==> flow/design.v <==
module fp32_multiplier (
    input  wire        clk,
    input  wire        reset_b,
    input  wire [31:0] input_a,
    input  wire [31:0] input_b,
    input  wire        clear,
    input  wire        start,
    output wire        valid,
    output wire [31:0] result
);
wire          dff_in;
wire          sign_bit;
wire  [23:0]  mantisa;
wire  [23:0]  mantisa_temp;
wire  [7:0]   exponent;
wire          zcheck;
wire          ovcheck;
wire          elcheck;
wire  [22:0]  mantisa_pre_el;
wire  [22:0]  mantisa_final;
wire  [7:0]   exponent_final;
assign sign_bit       =  input_a[31] ^ input_b[31]; 
assign mantisa        =  input_a[22:0] + input_b[22:0] + 23'b000_00000_00000_00001_11101;
assign exponent       =  mantisa[23] ? (input_a[30:23] + input_b[30:23] - 8'b0111_1110) : (input_a[30:23] + input_b[30:23] - 8'b0111_1111);
assign zcheck         =  (input_a == 32'b0) | (input_b == 32'b0); 
assign result         =  zcheck  ? 32'd0 : {sign_bit, exponent[7:0], mantisa[22:0]};
assign dff_in         =  start ? 1'b1 : (clear ? 1'b0 : valid);
dff #(
    .FLOP_WIDTH  ( 1       ),
    .RESET_VALUE ( 1'b0    )
) u_valid_reg (
    .clk         ( clk     ),
    .reset_b     ( reset_b ),
    .en          ( 1'b1    ),
    .d           ( dff_in  ),
    .q           ( valid   )
);
endmodule
module dff # (
    parameter FLOP_WIDTH = 1,
    parameter RESET_VALUE = 1'b0
)(
    input  wire                  clk,
    input  wire                  reset_b,
    input  wire                  en,
    input  wire [FLOP_WIDTH-1:0] d,
    output reg  [FLOP_WIDTH-1:0] q
);
    always @(posedge clk or negedge reset_b) begin
        if(~reset_b) begin
            q [FLOP_WIDTH-1:0] <= RESET_VALUE;
        end
        else begin
            q [FLOP_WIDTH-1:0] <= en ? d [FLOP_WIDTH-1:0] : q [FLOP_WIDTH-1:0];
        end
    end
endmodule
==> Tool chain data of fp32_multiplier <==
What the tools print for fp32_multiplier, step after step.
Line numbers count from 1 in the design file above.
Operators: Yosys type, input widths -> output width; for muxes data width and select width s.
{ "design": {"top": "fp32_multiplier", "clk_port": "clk", "library": "sky130hd", "corner": "tt_025C_1v80"} }

==> Word level <==
Counts by Yosys on the flattened word-level netlist (proc, flatten, opt, wreduce; memories kept). Register bits leave out memories and registers merged into their read ports (data or address). Print and check cells are left out. Cells with the same type and inputs are merged into one.
{ "word_totals": {"regBits": 1, "output_inout_bits": 33, "inputBits": 68, "wordCells": 15} }
{ "classes": {"bitwise": 2, "mux": 4, "n_addsub": 5, "n_reduce_logical": 3} }
{ "ops": {"columns": ["op", "count"], "rows": [
  ["$logic_not 32->1", 2],
  ["$mux 32", 1],
  ["$add 23x23->24", 1],
  ["$add 24x6->24 const B", 1],
  ["$sub 8x7->8 const B", 2],
  ["$add 8x8->8", 1],
  ["$mux 8", 1],
  ["$reduce_bool 2->1", 1],
  ["$mux 1", 2],
  ["$or 1x1->1", 1],
  ["$xor 1x1->1", 1]
]} }

==> Depth <==
Yosys ltp: most cells in a row. Word level: on the elaborated netlist, between registers, memories and ports. Mapped: between sequential cells and ports; inverters and the memories' decode and read muxes count.
{ "logic_depth": {"ltp_word": 4, "abc_area": 0, "depth_mapped": 12, "ltp_nobuf": 12} }

==> After synthesis <==
Yosys stat after the flow's synthesis: flattened, memories mapped to cells. It holds for the ABC_AREA given above (unset counts as 0); a run with the other value may have another netlist.
{ "synth_totals": {"flip_flops": 1, "synth_area_um2": 2468.6, "seqArea_um2": 25.0, "stdcells": 332, "buffers": 7} }
{ "by_type": {"columns": ["cell", "count", "type_area_um2"], "rows": [
  ["sky130_fd_sc_hd__ha_1", 54, 675.648],
  ["sky130_fd_sc_hd__a21oi_1", 29, 145.139],
  ["sky130_fd_sc_hd__a21o_1", 17, 127.622],
  ["sky130_fd_sc_hd__xnor2_1", 14, 122.618],
  ["sky130_fd_sc_hd__inv_1", 29, 108.854],
  ["sky130_fd_sc_hd__nor4_1", 16, 100.096],
  ["sky130_fd_sc_hd__nor2_1", 23, 86.333],
  ["sky130_fd_sc_hd__xor2_1", 9, 78.826],
  ["sky130_fd_sc_hd__nand3_1", 11, 55.053],
  ["sky130_fd_sc_hd__o21ai_0", 11, 55.053],
  ["sky130_fd_sc_hd__nand2_1", 14, 52.55],
  ["sky130_fd_sc_hd__nand4_1", 7, 43.792],
  ["sky130_fd_sc_hd__a211oi_4", 2, 40.038],
  ["sky130_fd_sc_hd__fa_1", 2, 40.038],
  ["sky130_fd_sc_hd__nor3_1", 8, 40.038],
  ["sky130_fd_sc_hd__nor3b_1", 5, 37.536],
  ["sky130_fd_sc_hd__o211ai_1", 5, 37.536],
  ["sky130_fd_sc_hd__and2_1", 5, 31.28]
]} }
Not listed: further types 44, cells in them 71.
The figures by module come from a second, unflattened synthesis with its own total; it is not the netlist above.
{ "unflattened": {"hier_cells": 314, "area_unflattened_um2": 2302.2} }
Rows give one instance, submodules left out.
{ "modules": {"columns": ["module", "instances", "mod_area_um2", "cells", "mod_seq_area_um2"], "rows": [
  ["fp32_multiplier", 1, 2262.2, 312, 0.0],
  ["dff", 1, 40.0, 2, 25.0]
]} }

==> Worst setup path after synthesis <==
OpenSTA on the mapped netlist: ideal clock, no wires. The path of least setup slack (recovery checks aside). Input and output delay are each 20% of the period. Register names are those of the netlist, which keeps one name where synthesis merged equal registers.
{ "synth_timing": {"path_type": "input -> output", "startpoint": "input input_a[1]", "endpoint": "output result[25]", "path_buffers": 0, "tclk_ns": 9.59, "setup_slack_ns": 3.300, "arrival_ns": 4.372, "t_first_pin_ns": 1.918, "output_delay_ns": 1.918, "stages": 10, "path_delay_ns": 2.454, "required_time_ns": 7.672, "in_delay_ns": 1.918, "period_less_setup_slack_ns": 6.29} }
"path_delay_ns" = arrival - input delay + setup time.
At an output port there is no setup time.
"stages" counts driving pins, that of a launching flip-flop among them; a cell with two outputs on the path counts twice.
"period_less_setup_slack_ns" = period - worst setup slack (recovery checks aside). The figure is calculated, with input and output delays left at 20% of the set period.
The rows between start and end are the longest chain of elaborated cells between them; the timing report does not say that the signal goes this way. Where chains are equally long, one stands for them.
A line is the first line of the expression or statement that the cell stems from. Yosys adds cells for indexed reads and writes and turns some case tables into memories.
{ "synth_via": {"path_cell_list": "sky130_fd_sc_hd__ha_1 > sky130_fd_sc_hd__ha_1 > sky130_fd_sc_hd__fa_1 > sky130_fd_sc_hd__a211oi_2 > sky130_fd_sc_hd__o211ai_2 > sky130_fd_sc_hd__a211oi_4 > sky130_fd_sc_hd__a21o_2 > sky130_fd_sc_hd__a21boi_2 > sky130_fd_sc_hd__or3b_1 > sky130_fd_sc_hd__a21oi_1", "elab_chain_cells": 4, "cells_between": 6, "lines_between": 4, "cone_classes": "2 x add/sub; 2 x mux; 1 x logic; 1 x reduce/logical"} }
{ "synth_rtl": {"columns": ["item", "line_no", "source"], "rows": [
  ["start: declaration", 4, "input  wire [31:0] input_a,"],
  ["$add 23x23->24", 23, "assign mantisa        =  input_a[22:0] + input_b[22:0] + 23'b000_00000_00000_00001_11101;"],
  ["$add 24x6->24", 23, null],
  ["$mux 8", 24, "assign exponent       =  mantisa[23] ? (input_a[30:23] + input_b[30:23] - 8'b0111_1110) : (input_a[30:23] + in ..."],
  ["$mux 32", 26, "assign result         =  zcheck  ? 32'd0 : {sign_bit, exponent[7:0], mantisa[22:0]};"],
  ["end: declaration", 9, "output wire [31:0] result"]
]} }

==> Worst path after layout <==
From the final timing report of record 1: the path of least setup slack in the routed layout; clock arrival at registers is part of the times.
{ "layout_timing": {"path_type": "input -> output", "startpoint": "input input_b[6]", "endpoint": "output result[17]", "path_buffers": 3, "required_time_ns": 3.84, "stages": 12, "output_delay_ns": 0.96, "t_first_pin_ns": 0.96, "arrival_ns": 3.80, "setup_slack_ns": 0.04, "tclk_ns": 4.8, "in_delay_ns": 0.96} }
The rows between start and end are the longest chain of elaborated cells between them; the timing report does not say that the signal goes this way. Where chains are equally long, one stands for them.
{ "layout_via": {"path_cell_list": "sky130_fd_sc_hd__clkdlybuf4s50_1 > sky130_fd_sc_hd__ha_4 > sky130_fd_sc_hd__ha_4 > sky130_fd_sc_hd__o211ai_1 > sky130_fd_sc_hd__o211ai_2 > sky130_fd_sc_hd__a211oi_4 > sky130_fd_sc_hd__buf_4 > sky130_fd_sc_hd__o21ai_1 > sky130_fd_sc_hd__a21oi_1 > sky130_fd_sc_hd__nor4b_1 > sky130_fd_sc_hd__a211o_1 > sky130_fd_sc_hd__clkdlybuf4s15_1", "elab_chain_cells": 3, "cells_between": 5, "lines_between": 3, "cone_classes": "2 x add/sub; 1 x mux; 1 x logic; 1 x reduce/logical"} }
{ "layout_rtl": {"columns": ["item", "line_no", "source"], "rows": [
  ["start: declaration", 5, "input  wire [31:0] input_b,"],
  ["$add 23x23->24", 23, "assign mantisa        =  input_a[22:0] + input_b[22:0] + 23'b000_00000_00000_00001_11101;"],
  ["$add 24x6->24", 23, null],
  ["$mux 32", 26, "assign result         =  zcheck  ? 32'd0 : {sign_bit, exponent[7:0], mantisa[22:0]};"],
  ["end: declaration", 9, "output wire [31:0] result"]
]} }

==> results <==
2 stored runs of fp32_multiplier in the flow (synthesis by Yosys, layout by OpenROAD, sky130hd cells), in arbitrary order. Constraints: input delay and output delay 20% of the set period each, output load 0.01 pF.
"achieved period" is the run's clock period less its worst setup slack. It is reckoned from that one timing run; input and output delays stay at 20% of the period that was set.
By "worst setup path time" is meant the share of the clock period that the worst setup path is allowed (20% is reserved at inputs, 20% at outputs), minus its slack. Clock arrival times at its registers enter into it.
"overall power" rests on the timing tool's default activity at the inputs, not on a simulated workload.

==> record 1: settings <==
{ "period_ns": 4.8, "CAP_MARGIN": 20, "CORE_MARGIN": 2, "CORE_UTILIZATION": 40, "SLEW_MARGIN": 20 }
==> record 1: results <==
synthesis area: 2468.6 µm²
die size: 6816.1 µm²
standard-cell area after routing: 4643.2 µm²
post-route utilization: 78.0%
setup slack of the worst path: 0.040 ns
total negative slack on setup checks: 0.000 ns
lowest hold slack: 0.464 ns
overall power: 0.8523 mW
achieved period: 4.760 ns
worst setup path time: 2.84 ns
kind of the worst setup path: input -> output

==> record 2: settings <==
{ "period_ns": 3.6, "CORE_UTILIZATION": 51, "SETUP_SLACK_MARGIN": 0.46, "PLACE_DENSITY_LB_ADDON": 0.09, "HOLD_SLACK_MARGIN": 0.1, "TNS_END_PERCENT": 100, "CAP_MARGIN": 20, "CORE_MARGIN": 2, "SLEW_MARGIN": 20 }
==> record 2: results <==
incomplete, clock tree synthesis halted on DPL-0038
