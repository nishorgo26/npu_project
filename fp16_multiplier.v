==> flow/design.v <==
module fp16_multiplier (
    input  wire        clk,
    input  wire        reset_b,
    input  wire [15:0] input_a,
    input  wire [15:0] input_b,
    input  wire        clear,
    input  wire        start,
    output wire        valid,
    output wire [15:0] result
);
wire          dff_in;
wire          sign_bit;
wire  [10:0]  mantisa;
wire  [10:0]  mantisa_temp;
wire  [4:0]   exponent;
wire          zcheck;
wire          ovcheck;
wire          elcheck;
wire  [9:0]   mantisa_pre_el;
wire  [9:0]   mantisa_final;
wire  [4:0]   exponent_final;
assign sign_bit       =  input_a[15] ^ input_b[15]; 
assign mantisa        =  input_a[9:0] + input_b[9:0] + 10'b00001_11101;
assign mantisa_temp   =  input_a[9:0] + input_b[9:0];
assign exponent       =  elcheck ? 5'b00000 : (mantisa[10] ? (input_a[14:10] + input_b[14:10] - 5'b01110) : (input_a[14:10] + input_b[14:10] - 5'b01111));
assign elcheck        =  (input_a[14:10] + input_b[14:10]) < 15;
assign zcheck         =  (input_a == 16'b0) | (input_b == 16'b0);
assign ovcheck        =  ((&mantisa_temp[10:6]) & (~(|mantisa[10:6])));
assign mantisa_pre_el =  ovcheck ? (mantisa[9:0] - 10'b00001_11101) : mantisa[9:0];
assign mantisa_final  =  elcheck ? (mantisa_pre_el >> (5'd15-(input_a[14:10] + input_b[14:10]))) : mantisa_pre_el;
assign exponent_final =  ovcheck ? (exponent[4:0] + 5'b00001) : exponent[4:0];
assign result         =  zcheck  ? 16'd0 : {sign_bit, exponent_final[4:0], mantisa_final[9:0]};
assign dff_in         =  start ? 1'b1 : (clear ? 1'b0 : valid);
dff #(
    .FLOP_WIDTH  ( 1       ),
    .RESET_VALUE ( 1'b0    )
) u_valid_reg (
    .clk         ( clk     ),
    .reset_b     ( reset_b ),
    .en          ( 1'b1    ),
    .d           ( dff_in  ),
    .q           ( valid   )
);
endmodule
module dff # (
    parameter FLOP_WIDTH = 1,
    parameter RESET_VALUE = 1'b0
)(
    input  wire                  clk,
    input  wire                  reset_b,
    input  wire                  en,
    input  wire [FLOP_WIDTH-1:0] d,
    output reg  [FLOP_WIDTH-1:0] q
);
    always @(posedge clk or negedge reset_b) begin
        if(~reset_b) begin
            q [FLOP_WIDTH-1:0] <= RESET_VALUE;
        end
        else begin
            q [FLOP_WIDTH-1:0] <= en ? d [FLOP_WIDTH-1:0] : q [FLOP_WIDTH-1:0];
        end
    end
endmodule
# [Tool chain data of fp16_multiplier]
# Tool output for the design above, in the order of the flow.
# Line numbers count from 1 in the design file above.
# Operators: Yosys type, input widths -> output width; for muxes data width and select width s.
# The mark -- stands for no value.
[setup] design="fp16_multiplier" clock_port="clk" cell_library="sky130hd" lib_corner="tt_025C_1v80"

# [After elaboration]
# Yosys after proc, flatten, opt, wreduce and memory -nomap, before mapping. Memory bits, and registers merged into a memory's read port (data or address), are not among the register bits. Print and check cells are not counted.
[bits] elab_cells=29 out_inout_bits=17 input_bits=36 reg_bits=1
[op_classes] bitwise=4 compare=1 n_shift=1 muxes=8 addsub=9 n_reduce_logical=5
[ops] operator="$logic_not 16->1" n=2
[ops] operator="$mux 10" n=2
[ops] operator="$mux 16" n=1
[ops] operator="$mux 5" n=3
[ops] operator="$add 10x10->11" n=1
[ops] operator="$add 11x6->11 const B" n=1
[ops] operator="$shr 10x5->10" n=1
[ops] operator="$sub 10x6->10 const B" n=1
[ops] operator="$sub 5x4->5 const B" n=2
[ops] operator="$add 5x5->6" n=1
[ops] operator="$lt 6x4->1 const B" n=1
[ops] operator="$sub 4x5->5 const A" n=1
[ops] operator="$add 5x1->5 const B" n=1
[ops] operator="$add 5x5->5" n=1
[ops] operator="$reduce_and 5->1" n=1
[ops] operator="$reduce_or 5->1" n=1
[ops] operator="$reduce_bool 2->1" n=1
[ops] operator="$mux 1" n=2
[ops] operator="$and 1x1->1" n=1
[ops] operator="$or 1x1->1" n=1
[ops] operator="$xor 1x1->1" n=1
[ops] operator="$not 1->1" n=1

# [Longest topological paths]
# Yosys ltp: most cells in a row. Word level: on the elaborated netlist, between registers, memories and ports. Mapped: between sequential cells and ports; inverters and the memories' decode and read muxes count.
[depth] word_depth=9 abc_area=0 depth_mapped=16 depth_no_buf=16

# [Synthesis result]
# Source: synth_stat.txt of the flow (Yosys; design flattened, memories mapped). It holds for the ABC_AREA given above (unset counts as 0); a run with the other value may have another netlist.
# Totals and module areas in this step are rounded.
[synth_totals] sequential_area_um2=25 cell_count=310 n_buf=12 synth_area_um2=2200 ffs=1
[types] cell_type="sky130_fd_sc_hd__ha_1" n=20 type_area_um2=250.24
[types] cell_type="sky130_fd_sc_hd__xnor2_1" n=19 type_area_um2=166.41
[types] cell_type="sky130_fd_sc_hd__nor2_1" n=37 type_area_um2=138.883
[types] cell_type="sky130_fd_sc_hd__nand2_1" n=27 type_area_um2=101.347
[types] cell_type="sky130_fd_sc_hd__nor4_1" n=12 type_area_um2=75.072
[types] cell_type="sky130_fd_sc_hd__a21oi_1" n=14 type_area_um2=70.067
[types] cell_type="sky130_fd_sc_hd__nor3_1" n=14 type_area_um2=70.067
[types] cell_type="sky130_fd_sc_hd__o21ai_0" n=13 type_area_um2=65.062
[types] cell_type="sky130_fd_sc_hd__a21o_1" n=8 type_area_um2=60.058
[types] cell_type="sky130_fd_sc_hd__mux2i_1" n=6 type_area_um2=60.058
[types] cell_type="sky130_fd_sc_hd__a211oi_1" n=7 type_area_um2=52.55
[types] cell_type="sky130_fd_sc_hd__o21bai_1" n=7 type_area_um2=52.55
[types] cell_type="sky130_fd_sc_hd__nand3_1" n=9 type_area_um2=45.043
[types] cell_type="sky130_fd_sc_hd__and2_1" n=7 type_area_um2=43.792
[types] cell_type="sky130_fd_sc_hd__xor2_1" n=5 type_area_um2=43.792
[types] cell_type="sky130_fd_sc_hd__clkbuf_1" n=11 type_area_um2=41.29
[types] cell_type="sky130_fd_sc_hd__fa_1" n=2 type_area_um2=40.038
[types] cell_type="sky130_fd_sc_hd__a221oi_1" n=4 type_area_um2=35.034
# Other cell types: 55; their cells: 88.
# The figures by module come from a second, unflattened synthesis with its own total; it is not the netlist above.
[hier_totals] hier_cells=328 hier_area_um2=2300
# Each row is one instance without its submodules.
[modules] mod="fp16_multiplier" seq_area_um2=0.0 n_cells=326 mod_area_um2=2300 n_inst=1
[modules] mod="dff" seq_area_um2=25 n_cells=2 mod_area_um2=40 n_inst=1

# [Path before layout]
# OpenSTA on the mapped netlist: ideal clock, no wires. The path of least setup slack (recovery checks aside). Input and output delay are each 20% of the period. Register names are those of the netlist, which keeps one name where synthesis merged equal registers.
[synth_path] path_type="input to output" startpoint="input port input_a[0]" endpoint="output port result[14]" path_delay_ps=3450 period_ps=7190 in_delay_ps=1438 path_slack_ps=864 t_required_ps=5752 n_path_buf=0 stages=15 out_delay_ps=1438 launch_ps=1438 t_arrival_ps=4888 period_less_setup_slack_ps=6326
# "path_delay_ps" is the arrival time less input delay plus setup time.
# A path that ends at an output port has no setup time.
# "stages": output pins that drive a net of the path, with the launching flip-flop's if there is one; two outputs of one cell count as two.
# "period_less_setup_slack_ps" = period - worst setup slack (recovery checks aside). The figure is calculated, with input and output delays left at 20% of the set period.
# The rows between start and end are the longest chain of elaborated cells between them; the timing report does not say that the signal goes this way. Where chains are equally long, one stands for them.
# A line is the first line of the expression or statement that the cell stems from. Yosys adds cells for indexed reads and writes and turns some case tables into memories.
[synth_between] path_cell_list="sky130_fd_sc_hd__ha_1 -> sky130_fd_sc_hd__fa_1 -> sky130_fd_sc_hd__a211oi_2 -> sky130_fd_sc_hd__o31ai_4 -> sky130_fd_sc_hd__a21o_1 -> sky130_fd_sc_hd__or4_1 -> sky130_fd_sc_hd__a311oi_4 -> sky130_fd_sc_hd__xnor2_2 -> sky130_fd_sc_hd__xnor2_1 -> sky130_fd_sc_hd__nand2_1 -> sky130_fd_sc_hd__inv_1 -> sky130_fd_sc_hd__ha_1 -> sky130_fd_sc_hd__nand2_1 -> sky130_fd_sc_hd__o41a_1 -> sky130_fd_sc_hd__nor3_1" elab_chain_len=7 cone_cells=13 cone_classes="add/sub: 3; mux: 4; logic: 3; reduce/logical: 3"
[synth_rtl] item="start: declaration" line_no=4 rtl="input  wire [15:0] input_a,"
[synth_rtl] item="$add 10x10->11" line_no=23 rtl="assign mantisa        =  input_a[9:0] + input_b[9:0] + 10'b00001_11101;"
[synth_rtl] item="$add 11x6->11" line_no=23
[synth_rtl] item="$mux 5 (2 in a row)" line_no=25 rtl="assign exponent       =  elcheck ? 5'b00000 : (mantisa[10] ? (input_a[14:10] + input_b[14:10] - 5'b01110) : (i ..."
[synth_rtl] item="$add 5x1->5" line_no=31 rtl="assign exponent_final =  ovcheck ? (exponent[4:0] + 5'b00001) : exponent[4:0];"
[synth_rtl] item="$mux 5" line_no=31
[synth_rtl] item="$mux 16" line_no=32 rtl="assign result         =  zcheck  ? 16'd0 : {sign_bit, exponent_final[4:0], mantisa_final[9:0]};"
[synth_rtl] item="end: declaration" line_no=9 rtl="output wire [15:0] result"

# [Path in the finished layout]
# From the final timing report of job 1: the path of least setup slack in the routed layout; clock arrival at registers is part of the times.
# The report prints the path's times to 10 ps; the period is as set.
[layout_path] path_type="input to output" startpoint="input port input_a[0]" endpoint="output port result[14]" path_slack_ps=420 in_delay_ps=1340 stages=16 period_ps=6680 out_delay_ps=1340 t_arrival_ps=4920 n_path_buf=5 launch_ps=1340 t_required_ps=5340
# The rows between start and end are the longest chain of elaborated cells between them; the timing report does not say that the signal goes this way. Where chains are equally long, one stands for them.
[layout_between] path_cell_list="sky130_fd_sc_hd__buf_8 -> sky130_fd_sc_hd__ha_4 -> sky130_fd_sc_hd__fa_2 -> sky130_fd_sc_hd__a211oi_4 -> sky130_fd_sc_hd__o31ai_4 -> sky130_fd_sc_hd__buf_6 -> sky130_fd_sc_hd__xnor2_4 -> sky130_fd_sc_hd__or3_4 -> sky130_fd_sc_hd__a311oi_4 -> sky130_fd_sc_hd__xnor2_4 -> sky130_fd_sc_hd__buf_6 -> sky130_fd_sc_hd__buf_6 -> sky130_fd_sc_hd__mux2_4 -> sky130_fd_sc_hd__o41a_1 -> sky130_fd_sc_hd__nor3_2 -> sky130_fd_sc_hd__buf_2" elab_chain_len=7 cone_cells=13 cone_classes="add/sub: 3; mux: 4; logic: 3; reduce/logical: 3"
[layout_rtl] item="start: declaration" line_no=4 rtl="input  wire [15:0] input_a,"
[layout_rtl] item="$add 10x10->11" line_no=23 rtl="assign mantisa        =  input_a[9:0] + input_b[9:0] + 10'b00001_11101;"
[layout_rtl] item="$add 11x6->11" line_no=23
[layout_rtl] item="$mux 5 (2 in a row)" line_no=25 rtl="assign exponent       =  elcheck ? 5'b00000 : (mantisa[10] ? (input_a[14:10] + input_b[14:10] - 5'b01110) : (i ..."
[layout_rtl] item="$add 5x1->5" line_no=31 rtl="assign exponent_final =  ovcheck ? (exponent[4:0] + 5'b00001) : exponent[4:0];"
[layout_rtl] item="$mux 5" line_no=31
[layout_rtl] item="$mux 16" line_no=32 rtl="assign result         =  zcheck  ? 16'd0 : {sign_bit, exponent_final[4:0], mantisa_final[9:0]};"
[layout_rtl] item="end: declaration" line_no=9 rtl="output wire [15:0] result"

# Module fp16_multiplier, platform sky130hd: 2 stored runs of the flow (Yosys, OpenROAD) with differing settings, in no particular order. Input and output delays are each 20% of the period that was set; the output load is 0.01 pF.
# "fin_power_mw": no workload was simulated; the value follows from the tool's default switching activity.
# Results are given in rounded form.
run="job 1" settings period_ns=6.68 SETUP_SLACK_MARGIN=1.02 CAP_MARGIN=20 CORE_MARGIN=2 CORE_UTILIZATION=40 SLEW_MARGIN=20
run="job 1" results fin_power_mw=0.82 synth_area_um2=2200 timing.hold.ws_ps=470 total_die_area_um2=6000 total_negative_slack_ps=0 layout_stdcell_area_um2=4300 timing.setup.ws_ps=420
run="job 2" settings period_ns=6.16 CORE_UTILIZATION=26 SETUP_SLACK_MARGIN=1.46 PLACE_DENSITY=0.44 CELL_PAD_IN_SITES_GLOBAL_PLACEMENT=0 TNS_END_PERCENT=60 ABC_AREA=0 MIN_ROUTING_LAYER="met1" MAX_ROUTING_LAYER="met5" CAP_MARGIN=20 CORE_MARGIN=2 SLEW_MARGIN=20
run="job 2" results fin_power_mw=0.82 synth_area_um2=2200 timing.hold.ws_ps=470 total_die_area_um2=9100 total_negative_slack_ps=0 layout_stdcell_area_um2=4200 timing.setup.ws_ps=360
