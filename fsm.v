==> flow/design.v <==
module npu_fsm #(
    parameter NPU_DATA_WIDTH = 16
) (
    input   wire                clk,
    input   wire                reset_b,
    input   wire [1:0]          mode,
    input   wire                inner_cycle_match,
    input   wire                outer_cycle_match,
    input   wire                calulcator_valid,
    input   wire                activion_valid,
    input   wire                all_transmitted,
    input   wire                last_layer,
    input   wire                spi_16_bit_transmitted,
    output  wire                add_activation,
    output  wire                initialization,
    output  wire                load,
    output  wire                start,
    output  reg [1:0]           layer_postion,
    output  wire                layer_shift,
    output  wire                inner_preload,
    output  wire                outter_clear,
    output  wire                first_preload,
    output  wire                start_transmission,
    output wire                 preload_read_fr_spi,
    output wire                 count_en_spi_read  
);
    localparam STATE_WIDTH = 4 ;
    reg [STATE_WIDTH - 1 : 0 ] nstate  ;
    wire [STATE_WIDTH - 1 : 0 ] pstate ;
    localparam [STATE_WIDTH - 1 : 0] IDLE           = 0; 
    localparam [STATE_WIDTH - 1 : 0] INIT           = 1; 
    localparam [STATE_WIDTH - 1 : 0] START          = 2;
    localparam [STATE_WIDTH - 1 : 0] WAITING_MULTI  = 3;
    localparam [STATE_WIDTH - 1 : 0] ADD_ACTIVATION = 5;
    localparam [STATE_WIDTH - 1 : 0] WAIT_ACTIV     = 6;
    localparam [STATE_WIDTH - 1 : 0] LAYER_SHIFT    = 7;
    localparam [STATE_WIDTH - 1 : 0] TRANSMISSION   = 8; 
    localparam [STATE_WIDTH - 1 : 0] WAITING_TRANS  = 9; 
    assign add_activation      = pstate == ADD_ACTIVATION ;
    assign first_preload       = (layer_postion == 2'b00 & initialization) ;
    assign initialization      = pstate == INIT;
    assign load                = calulcator_valid;
    assign start               = pstate == START;
    assign layer_shift         = pstate == LAYER_SHIFT;
    assign inner_preload       = first_preload | activion_valid | initialization;
    assign outter_clear        = initialization;
    assign start_transmission  = pstate == TRANSMISSION;
    assign preload_read_fr_spi = activion_valid & outer_cycle_match & last_layer;
    assign count_en_spi_read   = pstate == WAITING_TRANS & spi_16_bit_transmitted ;
    always @(*) begin
        case (pstate)
       IDLE             : nstate = &mode ? INIT : IDLE ;
       INIT             : nstate = START;
       START            : nstate = WAITING_MULTI ;
       WAITING_MULTI    : nstate = calulcator_valid ? inner_cycle_match ? ADD_ACTIVATION 
                                                                              : START
                                                          : WAITING_MULTI ;
       ADD_ACTIVATION   : nstate = WAIT_ACTIV ;
       WAIT_ACTIV       : nstate = activion_valid ? outer_cycle_match ? last_layer ? TRANSMISSION 
                                                                                            : LAYER_SHIFT
                                                                            : START 
                                                        : WAIT_ACTIV ; 
       LAYER_SHIFT      : nstate = INIT ;
       TRANSMISSION     : nstate = WAITING_TRANS ;
       WAITING_TRANS    : nstate = spi_16_bit_transmitted ? all_transmitted ? IDLE : TRANSMISSION : WAITING_TRANS ;
            default           : nstate = 'bx;
        endcase
    end
    always @(posedge clk or negedge reset_b) begin
        if (~reset_b) begin
           layer_postion <= 2'b00;
        end
        else begin
            layer_postion[0] <= activion_valid & outer_cycle_match & ~last_layer ? ~layer_postion[0] : layer_postion[0] ;
            layer_postion[1] <= activion_valid & outer_cycle_match & ~last_layer ? 1'b1 : layer_postion[1] ;
        end 
    end
    dff # (
        .FLOP_WIDTH  ( STATE_WIDTH ),
        .RESET_VALUE ( IDLE )
    ) u_psr (
        .clk        ( clk     ),
        .reset_b    ( reset_b ),
        .en         ( 1'b1    ),
        .d          ( nstate  ),
        .q          ( pstate  )
    );
endmodule 
module dff # (
    parameter FLOP_WIDTH = 1,
    parameter RESET_VALUE = 1'b0
)(
    input  wire                  clk,
    input  wire                  reset_b,
    input  wire                  en,
    input  wire [FLOP_WIDTH-1:0] d,
    output reg  [FLOP_WIDTH-1:0] q
);
    always @(posedge clk or negedge reset_b) begin
        if(~reset_b) begin
            q [FLOP_WIDTH-1:0] <= RESET_VALUE;
        end
        else begin
            q [FLOP_WIDTH-1:0] <= en ? d [FLOP_WIDTH-1:0] : q [FLOP_WIDTH-1:0];
        end
    end
endmodule
; ---- Tool chain data of npu_fsm
; The steps from the RTL of npu_fsm to its reports follow in flow order.
; Lines are those of the file above, counted from 1.
; Operators carry their Yosys type and port widths (W data, S select, Z words).
; Cell names lack the library's common part.
; Not given: --
[design]
top_module = npu_fsm
clk_port = clk
cell_library = sky130hd
lib_corner = tt_025C_1v80

; ---- Elaborated design
; Counts by Yosys on the flattened word-level netlist (proc, flatten, opt, wreduce; memories kept). Register bits leave out memories and registers merged into their read ports (data or address); mux counts leave out enables and synchronous resets folded into registers. Print and check cells are left out. Cells with the same type and inputs are merged into one.
[bits]
out_inout_bits = 13
regBits = 6
in_bits = 11
word_cells = 32
[classes]
reduce_and_logical = 3
n_eq = 8
logic = 9
n_mux = 9
[op_table]
columns = operator, count
row1 = $pmux W4 S9, 1
row2 = $mux W4, 5
row3 = $eq A4 B3 Y1 const B, 3
row4 = $eq A4 B2 Y1 const B, 2
row5 = $eq A4 B4 Y1 const B, 2
row6 = $mux W3, 2
row7 = $and A1 B1 Y1, 5
row8 = $eq A4 B1 Y1 const B, 1
row9 = $logic_not A4 Y1, 1
row10 = $or A1 B1 Y1, 2
row11 = $not A1 Y1, 2
row12 = $logic_not A2 Y1, 1
row13 = $reduce_and A2 Y1, 1
row14 = $mux W1, 1

; ---- Depth
; Depth = most cells in a row (Yosys ltp): at word level without a register or memory, in the mapped netlist without a sequential cell, where the memories' decode and read muxes count.
[depth]
ltp_word = 4
abc_area = 0
ltp_mapped = 2
depth_no_buf = 2

; ---- Netlist
; Yosys stat after the flow's synthesis: flattened, memories mapped to cells. It holds for the ABC_AREA given above (unset counts as 0); a run with the other value may have another netlist.
; Totals and module areas in this step are rounded.
[by_type]
columns = type, count, area_total_um2
row1 = dfrtp_1, 10, 250.24
row2 = dfstp_2, 1, 26.275
row3 = a21o_1, 3, 22.522
row4 = inv_1, 6, 22.522
row5 = a22o_1, 2, 17.517
row6 = buf_4, 2, 15.014
row7 = nand3b_1, 2, 15.014
row8 = and3_4, 1, 11.261
row9 = a31o_2, 1, 8.758
row10 = and2_4, 1, 8.758
row11 = o311ai_1, 1, 8.758
row12 = xnor2_1, 1, 8.758
row13 = nand2_1, 2, 7.507
row14 = and3_1, 1, 6.256
row15 = nand2b_1, 1, 6.256
row16 = nor3_1, 1, 5.005
row17 = nor2_1, 1, 3.754
[mapped]
flip_flops = 11
area_um2 = 440
cell_count = 37
seqArea_um2 = 280
buffers = 2
; By module: a second synthesis without flattening, with its own total; a netlist apart from the flattened one above.
[unflattened]
hier_cells = 62
area_unflattened_um2 = 540
; Each row is one instance without its submodules.
[modules]
columns = module, cells, mod_seq_area_um2, instances, mod_area_um2
row1 = npu_fsm, 54, 50, 1, 400
row2 = dff, 8, 100, 1, 150

; ---- Path before layout
; Path of least setup slack by OpenSTA after synthesis, without wires, with an ideal clock, recovery checks aside; 20% of the period is set as input and as output delay. Where synthesis merged equal registers, the netlist keeps one of their names.
[synth_path]
path_kind = register -> output
startpoint = reg u_psr.q
endpoint = out first_preload
required_ps = 920
tclk_ps = 1150
driving_pins = 3
delay_ps = 778
t_first_pin_ps = 0
n_path_buf = 0
arrival_ps = 778
slack_ps = 142
output_delay_ps = 230
synth_period_reached_ps = 1008
; "delay_ps" is the arrival time less input delay plus setup time.
; At an output port there is no setup time.
; "driving_pins" counts driving pins, that of a launching flip-flop among them; a cell with two outputs on the path counts twice.
; "synth_period_reached_ps" = period - worst setup slack (recovery checks aside). The figure is calculated, with input and output delays left at 20% of the set period.
; Where an end lacks its bit number, it is one bit of the signal, or one of the new flip-flops if synthesis recoded a state register.
; Between the ends stands the longest chain of elaborated cells between them, by number of cells; it is not shown to be the way that was timed. Of several equally long chains one is given.
; A line is the first line of the expression or statement that the cell stems from. Yosys adds cells for indexed reads and writes and turns some case tables into memories.
[synth_via]
path_cell_list = dfrtp_1 -> inv_1 -> nor3_1
elab_chain_cells = 2
cells_between = 2
cone_classes = 1 x eq/ne; 1 x logic
[synth_rtl]
columns = item, line
row1 = start: declaration, 97  ; output reg  [FLOP_WIDTH-1:0] q
row2 = start: assignment, 101  ; q [FLOP_WIDTH-1:0] <= RESET_VALUE;
row3 = start: assignment, 104  ; q [FLOP_WIDTH-1:0] <= en ? d [FLOP_WIDTH-1:0] : q [FLOP_WIDTH-1:0];
row4 = $eq A4 B1 Y1, 41  ; assign initialization      = pstate == INIT;
row5 = $and A1 B1 Y1, 40  ; assign first_preload       = (layer_postion == 2'b00 & initialization) ;
row6 = end: declaration, 22  ; output  wire                first_preload,

; ---- Timing after layout
; From the final timing report of job 1: the path of least setup slack in the routed layout; clock arrival at registers is part of the times.
; The report prints the path's times to 10 ps; the period is as set.
[layout_path]
path_kind = register -> output
startpoint = reg u_psr.q
endpoint = out first_preload
t_first_pin_ps = 270
slack_ps = -490
driving_pins = 4
output_delay_ps = 130
arrival_ps = 990
n_path_buf = 1
tclk_ps = 629
required_ps = 500
; Where an end lacks its bit number, it is one bit of the signal, or one of the new flip-flops if synthesis recoded a state register.
; Between the ends stands the longest chain of elaborated cells between them, by number of cells; it is not shown to be the way that was timed. Of several equally long chains one is given.
[layout_via]
path_cell_list = dfrtp_1 -> inv_2 -> nor3_2 -> buf_2
elab_chain_cells = 2
cells_between = 2
cone_classes = 1 x eq/ne; 1 x logic
[layout_rtl]
columns = item, line
row1 = start: declaration, 97  ; output reg  [FLOP_WIDTH-1:0] q
row2 = start: assignment, 101  ; q [FLOP_WIDTH-1:0] <= RESET_VALUE;
row3 = start: assignment, 104  ; q [FLOP_WIDTH-1:0] <= en ? d [FLOP_WIDTH-1:0] : q [FLOP_WIDTH-1:0];
row4 = $eq A4 B1 Y1, 41  ; assign initialization      = pstate == INIT;
row5 = $and A1 B1 Y1, 40  ; assign first_preload       = (layer_postion == 2'b00 & initialization) ;
row6 = end: declaration, 22  ; output  wire                first_preload,

; Top module npu_fsm; platform sky130hd; tools Yosys and OpenROAD; 2 stored runs in no particular order. Input and output delays are each 20% of the period that was set; the output load is 0.01 pF.
; "timing.achieved_period_ps" is the run's clock period less its worst setup slack. It is reckoned from that one timing run; input and output delays stay at 20% of the period that was set.
; "worst_path_ps" is the time allowed to the run's worst setup path (the clock period less input and output delay, where it has them) less its slack. Clock arrival times count: a late capture clock shortens it, a late launch clock lengthens it.
; "power_mw": no workload was simulated; the value follows from the tool's default switching activity.
; "worst_path_ps" is known to 10 ps.
; The results are shown rounded.

[job 1: settings]
period_ns = 0.629
CORE_UTILIZATION = 38
PLACE_DENSITY_LB_ADDON = 0.1
ABC_AREA = 0
CTS_CLUSTER_SIZE = 55
CTS_CLUSTER_DIAMETER = 273
CAP_MARGIN = 20
CORE_MARGIN = 2
SLEW_MARGIN = 20
[job 1: results]
setup_worst_slack_ps = -490
die_um2 = 1500
power_mw = 1.9
fin_util_pct = 77
worst_path_ps = 990
timing.worst_path_kind = register -> output
ys_area_um2 = 440
finish.stdcell_area_um2 = 840
timing.achieved_period_ps = 1119

[job 2: settings]
period_ns = 0.982
SETUP_SLACK_MARGIN = 0.08
CAP_MARGIN = 20
CORE_MARGIN = 2
CORE_UTILIZATION = 40
SLEW_MARGIN = 20
[job 2: results]
setup_worst_slack_ps = -230
die_um2 = 1400
power_mw = 1.3
fin_util_pct = 85
worst_path_ps = 1020
timing.worst_path_kind = register -> output
ys_area_um2 = 440
finish.stdcell_area_um2 = 830
timing.achieved_period_ps = 1216
